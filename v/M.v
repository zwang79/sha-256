==> flow/design.v <==
module M #(parameter MAX_MESSAGE_LENGTH  = 55 )
           (input  wire                                  clk,
            input  wire                                  reset, 
            input  wire  [ $clog2(MAX_MESSAGE_LENGTH):0] xxx__dut__msg_length_r,
            input  wire  [7:0]                           msg__dut__data ,
            input  wire                                  dut__msg__enable,
            input  wire                                  dut__xxx__finish,
            output reg   [511:0]                         M
            );
reg [5:0] counter;
reg [7:0] msg__dut__data_r;
reg       dut__msg__enable_r;
always @(posedge clk) begin
  msg__dut__data_r <= msg__dut__data;
  dut__msg__enable_r <= dut__msg__enable;
end
always @(posedge clk or posedge reset) begin
	if (reset) counter <= 6'b000000;
	else if (!dut__msg__enable_r || counter==(xxx__dut__msg_length_r-1)) counter <= 6'b000000;
	else counter <= counter + 6'b000001;
end
always @(posedge clk or posedge reset) begin
    if (reset) M <= 512'b0;
    else if (dut__xxx__finish) M <= 512'b0;
    else if (dut__msg__enable_r) begin
      M [511-8*counter-:8] <= msg__dut__data_r;
      M [511-8*xxx__dut__msg_length_r] <= 1'b1;
      M [$clog2(MAX_MESSAGE_LENGTH)+3:3] <= {xxx__dut__msg_length_r};
    end
end
endmodule
======== From RTL to reports: M ========
The steps from the RTL of M to its reports follow in flow order.
Lines are those of the file above, counted from 1.
Cell names lack the library's common part.
A cell with n/a has no value.
set-up
  design top .............................. M
  clock ................................... clk
  library ................................. sky130hd
  timing corner ........................... tt_025C_1v80

======== After elaboration ========
Counts by Yosys on the flattened word-level netlist (proc, flatten, opt, wreduce; memories kept). Register bits leave out memories and registers merged into their read ports (data or address). Print and check cells are left out. Cells with the same type and inputs are merged into one.
storage and ports
  flip-flop bits (word level) ............. 527
  output and inout port bits .............. 512
  elaborated cells ........................ 30
operators by class
  $add $sub $neg .......................... 8
  eq/ne operators ......................... 1
  shift operators ......................... 3
  multiplexer cells ....................... 5
  bitwise logic cells ..................... 6
  reduce/logical cells .................... 3
operators by type and width
  kind                                                                       number
  512-bit AND                                                                2
  512-bit bitwise OR                                                         2
  512-bit NOT                                                                2
  1-bit by 33-bit variable shift with 512-bit output (first input constant)  1
  8-bit by 33-bit variable shift with 512-bit output                         1
  8-bit by 33-bit variable shift with 512-bit output (first input constant)  1
  512-bit two-way mux                                                        1
  502-bit two-way mux                                                        1
  32-bit negator with 33-bit output                                          2
  6-bit by 32-bit equality test with 1-bit output                            1
  11-bit by 5-bit subtractor with 12-bit output (second input constant)      1
  10-bit by 2-bit adder with 11-bit output (second input constant)           1
  9-bit by 10-bit subtractor with 11-bit output (first input constant)       1
  9-bit by 9-bit subtractor with 10-bit output (first input constant)        1
  7-bit by 1-bit subtractor with 8-bit output (second input constant)        1
  7-bit two-way mux                                                          1
  6-bit by 1-bit adder with 6-bit output (second input constant)             1
  6-bit two-way mux                                                          1
  3-bit two-way mux                                                          1
  2-bit nonzero test                                                         1
  1-bit logical OR                                                           1
  1-bit logical NOT                                                          1

======== Depth ========
Yosys ltp: most cells in a row. Word level: on the elaborated netlist, between registers, memories and ports. Mapped: between sequential cells and ports; inverters and the memories' decode and read muxes count.
depth
  depth after elaboration ................. 12
  ABC_AREA ................................ 0
  depth in mapped cells ................... 13
  gate-level depth less buffers ........... 8

======== After synthesis ========
The flow's flattened synthesis, as Yosys stat reports it; memories are mapped. The netlist is that of the ABC_AREA named above (0 if unset); the other value can give another one.
The area totals of this step are shown rounded.
cell types
  cell type  number  total area (µm²)
  dfrtp_1    518     1.3E+04
  mux2i_1    269     2.69E+03
  nand3_1    217     1.09E+03
  o21ai_0    172     860.826
  nand2_1    222     833.299
  nor2_1     147     551.779
  clkbuf_1   135     506.736
  a21oi_1    89      445.427
  a221oi_1   24      210.202
  a211oi_1   26      195.187
  dfxtp_1    9       180.173
  buf_2      27      135.13
  nor3_1     24      120.115
  nand2b_1   19      118.864
  a2111oi_0  13      113.859
  nand4_1    17      106.352
  buf_1      25      93.84
  a2111oi_4  3       82.579
Not listed: further types 70, cells in them 211.
synthesis totals
  cells in the netlist .................... 2,167
  synthesis area .......................... 23,100 µm²
  sequential part of the area ............. 13,100 µm²
  mapped flip-flops ....................... 527
  buffer cells ............................ 194

======== Timing after synthesis ========
Source: OpenSTA report_checks on the synthesized netlist (no wires, ideal clock, input and output delay 20% of the period each), path of least setup slack; recovery checks are left aside. Register names are those of the netlist, which keeps one name where synthesis merged equal registers.
timing after synthesis
  path kind ............................... flip-flop to flip-flop
  start point ............................. register counter[4]
  end point ............................... register M[424]
  clock period ............................ 4.56 ns
  setup time .............................. 0.132 ns
  time at the first pin ................... 0.000 ns
  data arrival time ....................... 2.691 ns
  required time ........................... 4.428 ns
  setup slack ............................. 1.737 ns
  path delay .............................. 2.823 ns
  stages .................................. 12
  buffers on the path ..................... 5
  period reached after synthesis .......... 2.823 ns
"path delay" is the arrival time less input delay plus setup time.
"stages" counts driving pins, that of a launching flip-flop among them; a cell with two outputs on the path counts twice.
"period reached after synthesis" = period - worst setup slack (recovery checks aside). The figure is calculated, with input and output delays left at 20% of the set period.
Between the ends stands the longest chain of elaborated cells between them, by number of cells; it is not shown to be the way that was timed. Of several equally long chains one is given.
A line is the first line of the expression or statement that the cell stems from. Yosys adds cells for indexed reads and writes and turns some case tables into memories.
A register here has more assigning lines than the two given.
Where a signal picks the word or bit written, the line may be left out of the assigning lines.
on the way, after synthesis
  path through ............................ dfrtp_1 buf_4 clkbuf_1 nand3_1 nor2_1 ha_1 clkbuf_1 buf_2 clkbuf_1 nor3_2 mux2i_1 nor2_1
  length of the longest elaborated chain .. 12
  elaborated cells on any way between the ends .. 13
ends and longest elaborated chain, after synthesis
  what                                                RTL line  text
  start: declaration                                  10        reg [5:0] counter;
  start: assignment                                   18        if (reset) counter <= 6'b000000;
  start: assignment                                   20        else counter <= counter + 6'b000001;
  9-bit by 9-bit subtractor with 10-bit output        26        M [511-8*counter-:8] <= msg__dut__data_r;
  10-bit by 2-bit adder with 11-bit output            26
  11-bit by 5-bit subtractor with 12-bit output       26
  32-bit negator with 33-bit output                   26
  8-bit by 33-bit variable shift with 512-bit output  26
  512-bit NOT                                         26
  512-bit AND                                         26
  512-bit bitwise OR                                  26
  512-bit AND                                         27        M [511-8*xxx__dut__msg_length_r] <= 1'b1;
  512-bit bitwise OR                                  27
  502-bit two-way mux                                 25        else if (dut__msg__enable_r) begin
  512-bit two-way mux                                 24        else if (dut__xxx__finish) M <= 512'b0;
  end: assignment                                     23        if (reset) M <= 512'b0;
  end: assignment                                     24
  end: declaration                                    8         output reg   [511:0]                         M

======== Timing after layout ========
Path of least setup slack in the final report of stored run 1 (OpenROAD, finished layout, wires in). Where an end is a register, its clock arrival counts in the times.
timing after layout
  path kind ............................... flip-flop to flip-flop
  start point ............................. register counter[1]
  end point ............................... register M[252]
  clock period ............................ 3.55 ns
  setup time .............................. 0.16 ns
  time at the first pin ................... 0.60 ns
  data arrival time ....................... 3.54 ns
  required time ........................... 3.99 ns
  setup slack ............................. 0.45 ns
  stages .................................. 11
  buffers on the path ..................... 2
Between the ends stands the longest chain of elaborated cells between them, by number of cells; it is not shown to be the way that was timed. Of several equally long chains one is given.
A register here has more assigning lines than the two given.
Where a signal picks the word or bit written, the line may be left out of the assigning lines.
on the way, after layout
  path through ............................ dfrtp_1 nand2_1 nor2_1 ha_1 buf_4 nor3_1 and3_1 nand4_1 buf_4 nand3_1 o21ai_0
  length of the longest elaborated chain .. 12
  elaborated cells on any way between the ends .. 13
ends and longest elaborated chain, after layout
  what                                                RTL line  text
  start: declaration                                  10        reg [5:0] counter;
  start: assignment                                   18        if (reset) counter <= 6'b000000;
  start: assignment                                   20        else counter <= counter + 6'b000001;
  9-bit by 9-bit subtractor with 10-bit output        26        M [511-8*counter-:8] <= msg__dut__data_r;
  10-bit by 2-bit adder with 11-bit output            26
  11-bit by 5-bit subtractor with 12-bit output       26
  32-bit negator with 33-bit output                   26
  8-bit by 33-bit variable shift with 512-bit output  26
  512-bit NOT                                         26
  512-bit AND                                         26
  512-bit bitwise OR                                  26
  512-bit AND                                         27        M [511-8*xxx__dut__msg_length_r] <= 1'b1;
  512-bit bitwise OR                                  27
  502-bit two-way mux                                 25        else if (dut__msg__enable_r) begin
  512-bit two-way mux                                 24        else if (dut__xxx__finish) M <= 512'b0;
  end: assignment                                     23        if (reset) M <= 512'b0;
  end: assignment                                     24
  end: declaration                                    8         output reg   [511:0]                         M

Wiki page: M / flow data

Measured results for M: 2 stored runs of the Yosys and OpenROAD flow on sky130hd. The settings differ; the order carries no meaning. The constraints put input and output delay at 20% of the set period each and load the outputs with 0.01 pF.
"achieved clock period" = clock period - worst setup slack. The figure is calculated, with input and output delays left at 20% of the set period.
By "worst setup path time" is meant the share of the clock period that the worst setup path is allowed (20% is reserved at inputs, 20% at outputs), minus its slack. Clock arrival times at its registers enter into it.
"power" rests on the timing tool's default activity at the inputs, not on a simulated workload.
Results are given in rounded form.

======== stored run 1 ========
==> flow/run.sh <==
#!/bin/bash
# the make line also repeats the synthesis and layout settings of config.mk as NAME=value (left out here)
make -C /OpenROAD-flow-scripts/flow DESIGN_CONFIG=/design/flow/config.mk WORK_HOME=/design/flow/orfs CLKGATE_MAP_FILE= finish
==> flow/config.mk <==
export PLATFORM = sky130hd
export DESIGN_NAME = M
export DESIGN_NICKNAME = M
export VERILOG_FILES = /design/flow/design.v
export SDC_FILE = /design/flow/constraint.sdc
export NUM_CORES = 4
export LEC_CHECK = 0
export CAP_MARGIN = 20
export CELL_PAD_IN_SITES_GLOBAL_PLACEMENT = 1
export CORE_MARGIN = 2
export CORE_UTILIZATION = 50
export SETUP_SLACK_MARGIN = -0.29
export SLEW_MARGIN = 20
==> flow/constraint.sdc <==
create_clock -name core_clock -period 3.55 [get_ports {clk}]
set_input_delay 0.7100 -clock core_clock [delete_from_list [all_inputs] [get_ports {clk}]]
set_output_delay 0.7100 -clock core_clock [all_outputs]
set_load 0.01 [all_outputs]

-------- measured, stored run 1 --------
  worst setup path time ................... 3.10 ns
  class of the worst setup path ........... flip-flop to flip-flop
  utilization ............................. 69.0%
  area of the synthesized netlist ......... 23,100 µm²
  standard-cell area of the final layout .. 31,400 µm²
  worst setup slack after layout .......... 0.450 ns
  overall die area ........................ 48,000 µm²
  achieved clock period ................... 3.100 ns
  power ................................... 12,900 µW
  total negative slack on setup checks .... 0.000 ns

======== stored run 2 ========
==> flow/run.sh <==
#!/bin/bash
# the make line also repeats the synthesis and layout settings of config.mk as NAME=value (left out here)
make -C /OpenROAD-flow-scripts/flow DESIGN_CONFIG=/design/flow/config.mk WORK_HOME=/design/flow/orfs CLKGATE_MAP_FILE= finish
==> flow/config.mk <==
export PLATFORM = sky130hd
export DESIGN_NAME = M
export DESIGN_NICKNAME = M
export VERILOG_FILES = /design/flow/design.v
export SDC_FILE = /design/flow/constraint.sdc
export NUM_CORES = 4
export LEC_CHECK = 0
export ABC_AREA = 0
export CAP_MARGIN = 20
export CELL_PAD_IN_SITES_DETAIL_PLACEMENT = 2
export CELL_PAD_IN_SITES_GLOBAL_PLACEMENT = 3
export CORE_ASPECT_RATIO = 1.83
export CORE_MARGIN = 7
export CORE_UTILIZATION = 25
export GPL_TIMING_DRIVEN = 1
export PLACE_DENSITY_LB_ADDON = 0.07
export SETUP_SLACK_MARGIN = -0.11
export SLEW_MARGIN = 40
==> flow/constraint.sdc <==
create_clock -name core_clock -period 2.63 [get_ports {clk}]
set_input_delay 0.5260 -clock core_clock [delete_from_list [all_inputs] [get_ports {clk}]]
set_output_delay 0.5260 -clock core_clock [all_outputs]
set_load 0.01 [all_outputs]

-------- measured, stored run 2 --------
  total negative slack on setup checks .... -0.023 ns
  utilization ............................. 36.8%
  area of the synthesized netlist ......... 23,100 µm²
  achieved clock period ................... 2.646 ns
  worst setup slack after layout .......... -0.016 ns
  overall die area ........................ 102,000 µm²
  worst setup path time ................... 2.65 ns
  class of the worst setup path ........... flip-flop to flip-flop
  standard-cell area of the final layout .. 33,600 µm²
  power ................................... 18,000 µW
